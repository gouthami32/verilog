==> flow/design.v <==
module RingBuffer (
    input         clk,
    input         rst,
    input         write_en,
    input         read_en,
    input  [7:0]  write_data,
    output reg [7:0] read_data,
    output reg    full,
    output reg    empty
);
    reg [7:0] mem [3:0];     
    reg [1:0] w_ptr;         
    reg [1:0] r_ptr;         
    reg [2:0] count;         
    always @(posedge clk or posedge rst) begin
        if (rst) begin
            w_ptr  <= 0;
            r_ptr  <= 0;
            count  <= 0;
            full   <= 0;
            empty  <= 1;
            read_data <= 0;
        end else begin
            if (write_en && !full) begin
                mem[w_ptr] <= write_data;
                w_ptr <= w_ptr + 1;         
                count <= count + 1;
            end
            if (read_en && !empty) begin
                read_data <= mem[r_ptr];
                r_ptr <= r_ptr + 1;
                count <= count - 1;
            end
            full  <= (count == 4);
            empty <= (count == 0);
        end
    end
endmodule
Step by step through the tools: RingBuffer
The steps from the RTL of RingBuffer to its reports follow in flow order. Line numbers count from 1 in the design file above. Cell names lack the library's common part. Not given: -

Design top: RingBuffer. Clock port: clk. Library: sky130hd. Library corner: tt_025C_1v80.

Elaborated design
Counts by Yosys on the flattened word-level netlist (proc, flatten, opt, wreduce). Print and check cells are left out. Cells with the same type and inputs are merged into one.

Mux-type cells: 3. The entry for eq/ne operators reads 7. The entry for reduce/logical cells reads 12. For add/sub/neg operators the number is 4. Bitwise logic cells: 1.

Operators with widths (number): case mux 8 bit (select 4 bit) (1); AND reduction 3 bit (4); equality test 2 bit (second input constant) (4); 2-to-1 mux 3 bit (2); adder 2 x 1 -> 2 bit (second input constant) (2); equality test 2 x 1 -> 1 bit (second input constant) (2); logical NOT 2 bit (2); adder 3 x 1 -> 3 bit (second input constant) (1); subtractor 3 x 1 -> 3 bit (second input constant) (1); equality test 3 bit (second input constant) (1); logical NOT 3 bit (1); logical AND 1 bit (2); logical NOT 1 bit (2); nonzero test 2 bit (1); NOT 1 bit (1).

For output and inout bits the number is 10. The entry for register bits reads 49. The entry for input port bits reads 12. The entry for elaborated cells reads 37.

Longest topological paths
Longest topological path by Yosys (ltp), each cell counted once; first at word level (registers and memories cut), then after technology mapping (sequential cells cut; the memories' decode and read muxes count).

Under depth in word-level cells stands 4. The figure for ABC_AREA is 0. Mapped depth: 7. The entry for mapped depth without buffers reads 5.

Netlist
Yosys stat after the flow's synthesis: flattened, memories mapped to cells. It holds for the ABC_AREA given above (unset counts as 0); a run with the other value may have another netlist.

For mapped flip-flops the number is 49. The figure for mapped cells is 131. The entry for buffers reads 7. Under chip area (Yosys) stands 2042.0 um^2. For area of sequential cells the number is 1387.6 um^2.

Cell types: edfxtp_1 (number 32, area in all 960.922 um^2); dfrtp_1 (number 16, area in all 400.384 um^2); ha_1 (number 8, area in all 100.096 um^2); a21o_1 (number 8, area in all 60.058 um^2); a221oi_2 (number 4, area in all 60.058 um^2); a22oi_1 (number 8, area in all 60.058 um^2); inv_1 (number 15, area in all 56.304 um^2); a221oi_1 (number 4, area in all 35.034 um^2); xnor2_1 (number 4, area in all 35.034 um^2); buf_6 (number 3, area in all 33.782 um^2); a21oi_1 (number 6, area in all 30.029 um^2); dfstp_2 (number 1, area in all 26.275 um^2); and2_1 (number 4, area in all 25.024 um^2); mux2_2 (number 2, area in all 22.522 um^2); fa_1 (number 1, area in all 20.019 um^2); mux2i_1 (number 2, area in all 20.019 um^2); a21oi_2 (number 2, area in all 17.517 um^2); buf_8 (number 1, area in all 15.014 um^2).

Not listed: further types 9, cells in them 10.

Path before layout
OpenSTA on the mapped netlist: ideal clock, no wires. The path of least setup slack (recovery checks aside). Input and output delay are each 20% of the period. Register names are those of the netlist, which keeps one name where synthesis merged equal registers.

Kind: register -> register. Start: register empty. End: register count[2]. Under buffers on the path stands 1. Under slack stands 0.458 ns. The figure for required time is 1.907 ns. Under stages stands 7. For clock period the number is 2.03 ns. Path delay: 1.572 ns. Time at the first pin: 0.000 ns. Under arrival stands 1.449 ns. The figure for period reached after synthesis is 1.572 ns.

"path delay" = arrival - input delay + setup time. "stages": output pins that drive a net of the path, with the launching flip-flop's if there is one; two outputs of one cell count as two. "period reached after synthesis" is the clock period less the worst setup slack; recovery checks do not enter. This is arithmetic on one report: input and output delays are still those of the set period (20% each). Between the ends stands the longest chain of elaborated cells between them, by number of cells; it is not shown to be the way that was timed. Of several equally long chains one is given. Each line given opens the expression or statement behind the cell; cells for indexed reads and writes are added by Yosys, which also makes memories of some case tables. At most two assigning lines are given for a register; there are more.

Cell sequence: dfstp_2 -> nand2b_4 -> buf_2 -> fa_1 -> nor3b_1 -> mux2i_1 -> xnor2_1. For cells in the longest elaborated chain the number is 3. The entry for elaborated cells between the ends (all ways) reads 4.

RTL lines, path after synthesis: start: declaration (line 9) `output reg    empty`; start: assignment (line 21) `empty  <= 1;`; start: assignment (line 35) `empty <= (count == 0);`; logical NOT 1 bit (line 29) `if (read_en && !empty) begin`; logical AND 1 bit (line 29); 2-to-1 mux 3 bit (line 29); end: assignment (line 27) `count <= count + 1;`; end: assignment (line 32) `count <= count - 1;`; end: declaration (line 14) `reg [2:0] count;`.

Path in the finished layout
Path of least setup slack in the final report of flow run A (OpenROAD, finished layout, wires in). Where an end is a register, its clock arrival counts in the times.

Kind: register -> register. Start: register r_ptr[0]. End: register read_data[5]. Time at the first pin: 0.29 ns. Under stages stands 7. The figure for required time is 1.42 ns. Under buffers on the path stands 1. Under slack stands -0.25 ns. Under arrival stands 1.67 ns. For clock period the number is 1.19 ns.

Between the ends stands the longest chain of elaborated cells between them, by number of cells; it is not shown to be the way that was timed. Of several equally long chains one is given.

Cell sequence: dfrtp_2 -> inv_4 -> ha_4 -> buf_12 -> a21oi_4 -> a221oi_4 -> a21o_1. For cells in the longest elaborated chain the number is 2. The entry for elaborated cells between the ends (all ways) reads 5.

RTL lines, path post-layout: start: declaration (line 13) `reg [1:0] r_ptr;`; start: assignment (line 18) `r_ptr  <= 0;`; start: assignment (line 31) `r_ptr <= r_ptr + 1;`; equality test 2 bit (line 30) `read_data <= mem[r_ptr];`; case mux 8 bit (select 4 bit) (line 30); end: assignment (line 22) `read_data <= 0;`; end: assignment (line 30); end: declaration (line 7) `output reg [7:0] read_data,`.

Design RingBuffer on sky130hd. What follows are 2 stored runs of the flow, each under its own settings; their order means nothing. The constraints put input and output delay at 20% of the set period each and load the outputs with 0.01 pF. "total design power": no workload was simulated; the value follows from the tool's default switching activity.

Files of flow run A:
==> flow/run.sh <==
#!/bin/bash
# the make line also repeats the synthesis and layout settings of config.mk as NAME=value (left out here)
make -C /OpenROAD-flow-scripts/flow DESIGN_CONFIG=/design/flow/config.mk WORK_HOME=/design/flow/orfs CLKGATE_MAP_FILE= finish
==> flow/config.mk <==
export PLATFORM = sky130hd
export DESIGN_NAME = RingBuffer
export DESIGN_NICKNAME = RingBuffer
export VERILOG_FILES = /design/flow/design.v
export SDC_FILE = /design/flow/constraint.sdc
export NUM_CORES = 4
export LEC_CHECK = 0
export ABC_AREA = 0
export CAP_MARGIN = 20
export CELL_PAD_IN_SITES_DETAIL_PLACEMENT = 2
export CORE_MARGIN = 2
export CORE_UTILIZATION = 16
export SLEW_MARGIN = 20
export TNS_END_PERCENT = 45
==> flow/constraint.sdc <==
create_clock -name core_clock -period 1.19 [get_ports {clk}]
set_input_delay 0.2380 -clock core_clock [delete_from_list [all_inputs] [get_ports {clk}]]
set_output_delay 0.2380 -clock core_clock [all_outputs]
set_load 0.01 [all_outputs]

Results of flow run A. The measured summed negative setup slack is -2.186 ns. The setup slack of the worst path is -0.248 ns. The measured total design power is 7243 uW. The area of the die stands at 13682.0 um^2. The area of the synthesized netlist reads 2042.0 um^2. The utilization in the final report comes to 23.2%.

Files of flow run B:
==> flow/run.sh <==
#!/bin/bash
# the make line also repeats the synthesis and layout settings of config.mk as NAME=value (left out here)
make -C /OpenROAD-flow-scripts/flow DESIGN_CONFIG=/design/flow/config.mk WORK_HOME=/design/flow/orfs CLKGATE_MAP_FILE= finish
==> flow/config.mk <==
export PLATFORM = sky130hd
export DESIGN_NAME = RingBuffer
export DESIGN_NICKNAME = RingBuffer
export VERILOG_FILES = /design/flow/design.v
export SDC_FILE = /design/flow/constraint.sdc
export NUM_CORES = 4
export LEC_CHECK = 0
export CAP_MARGIN = 20
export CORE_MARGIN = 2
export CORE_UTILIZATION = 40
export SLEW_MARGIN = 20
==> flow/constraint.sdc <==
create_clock -name core_clock -period 2.6 [get_ports {clk}]
set_input_delay 0.5200 -clock core_clock [delete_from_list [all_inputs] [get_ports {clk}]]
set_output_delay 0.5200 -clock core_clock [all_outputs]
set_load 0.01 [all_outputs]

Results of flow run B. The measured summed negative setup slack is 0.000 ns. The setup slack of the worst path is 0.728 ns. The measured total design power is 2516 uW. The area of the die stands at 5692.7 um^2. The area of the synthesized netlist reads 2042.0 um^2. The utilization in the final report comes to 47.7%.
