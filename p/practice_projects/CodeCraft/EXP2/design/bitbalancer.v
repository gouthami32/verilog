==> flow/design.v <==
module bitbalancer(clk,reset,in,count);
  output reg [3:0]count; 
  input [7:0]in; 
  input clk,reset;
  integer i;
  reg[3:0]temp; 
  always@(posedge clk or posedge reset)
    begin
      if(reset)begin
        count<=0; 
        temp<=0;end
      else begin
     temp<=0;
        for (i=0;i<8;i=i+1)  
        begin
          if(in[i]) begin 
        temp=temp+1;
         end
      end
        count=temp; 
      end
    end
endmodule
# Reports on bitbalancer
# Tool output for the design above, in the order of the flow.
# Lines are those of the file above, counted from 1.
# Library cell names are shortened.
# A cell with - has no value.
# design
design	bitbalancer
clock_port	clk
cell_library	sky130hd
pvt_corner	tt_025C_1v80

# Elaborated design
# Counts by Yosys on the flattened word-level netlist (proc, flatten, opt, wreduce; memories kept). Register bits leave out memories and registers merged into their read ports (data or address); mux counts leave out enables and synchronous resets folded into registers. Print and check cells are left out. Cells with the same type and inputs are merged into one.
# bits
ff_bits	4
inputBits	10
output_inout_bits	4
elab_cells	17
# classes
add_sub_neg	8
mux	8
# ops
cell	count
4-bit by 1-bit adder with 4-bit output with constant B	8
4-bit 2-to-1 mux	8

# Depth
# Longest topological path by Yosys (ltp), each cell counted once; first at word level (registers and memories cut), then after technology mapping (sequential cells cut; the memories' decode and read muxes count).
# logic_depth
word_depth	16
abc_area	0
depth_mapped	22
mapped_depth_nobuf	21

# After synthesis
# Source: synth_stat.txt of the flow (Yosys; design flattened, memories mapped). It holds for the ABC_AREA given above (unset counts as 0); a run with the other value may have another netlist.
# by_type
cell	count	area_total_um2
xnor2_1	13	113.859
dfrtp_1	4	100.096
ha_1	7	87.584
xor2_1	10	87.584
nand2_1	14	52.55
xnor3_1	2	45.043
nor2b_1	7	43.792
mux2i_1	4	40.038
o21ai_0	8	40.038
nor2_1	9	33.782
and2_1	5	31.28
nand2b_1	5	31.28
inv_1	7	26.275
a21oi_1	5	25.024
or2_2	4	25.024
xor3_2	1	25.024
xor3_1	1	23.773
o31ai_1	3	22.522
# Other cell types: 23; their cells: 35.
# synth_totals
stdcells	144
synth_area_mm2	0.0010873
seq_area_mm2	0.0001001
ffs	4
buffers	9

# Path before layout
# Path of least setup slack by OpenSTA after synthesis, without wires, with an ideal clock, recovery checks aside; 20% of the period is set as input and as output delay. Where synthesis merged equal registers, the netlist keeps one of their names.
# synth_path
kind	input to register
from	in in[0]
to	reg temp[1]
clock_period_ps	6190
input_delay_ps	1238
setup_ps	125
launch_ps	1238
arrival_ps	4803
required_time_ps	6065
path_slack_ps	1262
path_delay_ps	3690
path_stages	19
path_buffers	1
synth_period_reached_ps	4928
# "path_delay_ps" = arrival - input delay + setup time.
# "path_stages" counts driving pins, that of a launching flip-flop among them; a cell with two outputs on the path counts twice.
# "synth_period_reached_ps" = period - worst setup slack (recovery checks aside). The figure is calculated, with input and output delays left at 20% of the set period.
# The rows between start and end are the longest chain of elaborated cells between them; the timing report does not say that the signal goes this way. Where chains are equally long, one stands for them.
# Each line given opens the expression or statement behind the cell; cells for indexed reads and writes are added by Yosys, which also makes memories of some case tables.
# A register here has more assigning lines than the two given.
# synth_via
path_cell_list	buf_4 -> xnor2_1 -> inv_1 -> ha_1 -> nor2b_1 -> or4_1 -> nand4_1 -> mux2i_1 -> ha_1 -> and2_1 -> or3_1 -> a32oi_1 -> o31ai_1 -> inv_1 -> ha_1 -> nand2_1 -> o21ai_1 -> ha_1 -> mux2_2
elab_chain_cells	15
cone_cells	15
cone_lines	2
classes_between	add/sub: 7; mux: 8
# synth_rtl
element	line	source
from (decl)	3	input [7:0]in;
4-bit 2-to-1 mux	16	if(in[i]) begin
4-bit by 1-bit adder with 4-bit output	17	temp=temp+1;
4-bit 2-to-1 mux	16
4-bit by 1-bit adder with 4-bit output	17
4-bit 2-to-1 mux	16
4-bit by 1-bit adder with 4-bit output	17
4-bit 2-to-1 mux	16
4-bit by 1-bit adder with 4-bit output	17
4-bit 2-to-1 mux	16
4-bit by 1-bit adder with 4-bit output	17
4-bit 2-to-1 mux	16
4-bit by 1-bit adder with 4-bit output	17
4-bit 2-to-1 mux	16
4-bit by 1-bit adder with 4-bit output	17
4-bit 2-to-1 mux	16
to (assign)	13	temp<=0;
to (assign)	17
to (decl)	6	reg[3:0]temp;

# Worst path after layout
# From the final timing report of record 1: the path of least setup slack in the routed layout; clock arrival at registers is part of the times.
# The path's times are printed in steps of 10 ps; the period is the one set.
# layout_path
kind	register to register
from	reg temp[1]
to	reg temp[1]
clock_period_ps	2830
setup_ps	120
launch_ps	240
arrival_ps	4170
required_time_ps	2950
path_slack_ps	-1220
path_stages	20
path_buffers	0
# The rows between start and end are the longest chain of elaborated cells between them; the timing report does not say that the signal goes this way. Where chains are equally long, one stands for them.
# A register here has more assigning lines than the two given.
# layout_via
path_cell_list	dfrtp_2 -> ha_4 -> mux2i_4 -> inv_2 -> ha_4 -> nor2b_2 -> or4_1 -> nand4_1 -> mux2i_1 -> ha_1 -> and2_4 -> or3_1 -> a32oi_1 -> o31ai_2 -> inv_1 -> ha_4 -> nand2_2 -> o21ai_2 -> ha_4 -> mux2_2
elab_chain_cells	16
cone_cells	16
cone_lines	2
classes_between	add/sub: 8; mux: 8
# layout_rtl
element	line	source
from (decl)	6	reg[3:0]temp;
from (assign)	11	temp<=0;end
from (assign)	17	temp=temp+1;
4-bit by 1-bit adder with 4-bit output	17
4-bit 2-to-1 mux	16	if(in[i]) begin
4-bit by 1-bit adder with 4-bit output	17
4-bit 2-to-1 mux	16
4-bit by 1-bit adder with 4-bit output	17
4-bit 2-to-1 mux	16
4-bit by 1-bit adder with 4-bit output	17
[... 2 more ...]	-
4-bit 2-to-1 mux	16
4-bit by 1-bit adder with 4-bit output	17
4-bit 2-to-1 mux	16
4-bit by 1-bit adder with 4-bit output	17
4-bit 2-to-1 mux	16
4-bit by 1-bit adder with 4-bit output	17
4-bit 2-to-1 mux	16
to (assign)	13	temp<=0;
to (assign)	17
to (decl)	6

# Below are 2 stored runs of the flow (Yosys, OpenROAD; platform sky130hd) on bitbalancer, each with its settings and what was measured, unordered. Constraints: input delay and output delay 20% of the set period each, output load 0.01 pF.
# "clock_period_reached_ps" is the run's clock period less its worst setup slack. It is reckoned from that one timing run; input and output delays stay at 20% of the period that was set.
# "worst_path_ps": the worst setup path's part of the clock period (all of it between registers, 20% less for each end at a port) less its slack. A launch clock that arrives late makes it longer, a capture clock that arrives late makes it shorter.
# "total_power_mw" is the tool's figure for a default switching activity; nothing was simulated.
# "worst_path_ps" is given in steps of 10 ps.
# Settings: - = not set for that run.
run	period_ns	CORE_UTILIZATION	SETUP_SLACK_MARGIN	PLACE_DENSITY_LB_ADDON	HOLD_SLACK_MARGIN	CELL_PAD_IN_SITES_DETAIL_PLACEMENT	GPL_ROUTABILITY_DRIVEN	CAP_MARGIN	SLEW_MARGIN	MIN_ROUTING_LAYER	CORE_MARGIN	CTS_CLUSTER_DIAMETER	total_power_mw	worstSetupSlack_ps	final_util_pct	setupTns_ps	synth_area_mm2	layout_stdcell_area_mm2	clock_period_reached_ps	worst_path_ps	critical_path_type	final_die_area_mm2
record 1	2.83	33	-0.27	0.05	0.01	1	1	20	0	met1	2	-	2.739	-1221	56.0	-3649	0.0010873	0.0017367	4051	4050	register to register	0.00377
record 2	7.37	17	-	0.26	-	-	0	20	0	-	2	159	0.6933	1319	20.9	0	0.0010873	0.0013125	6051	4580	input to register	0.0070518
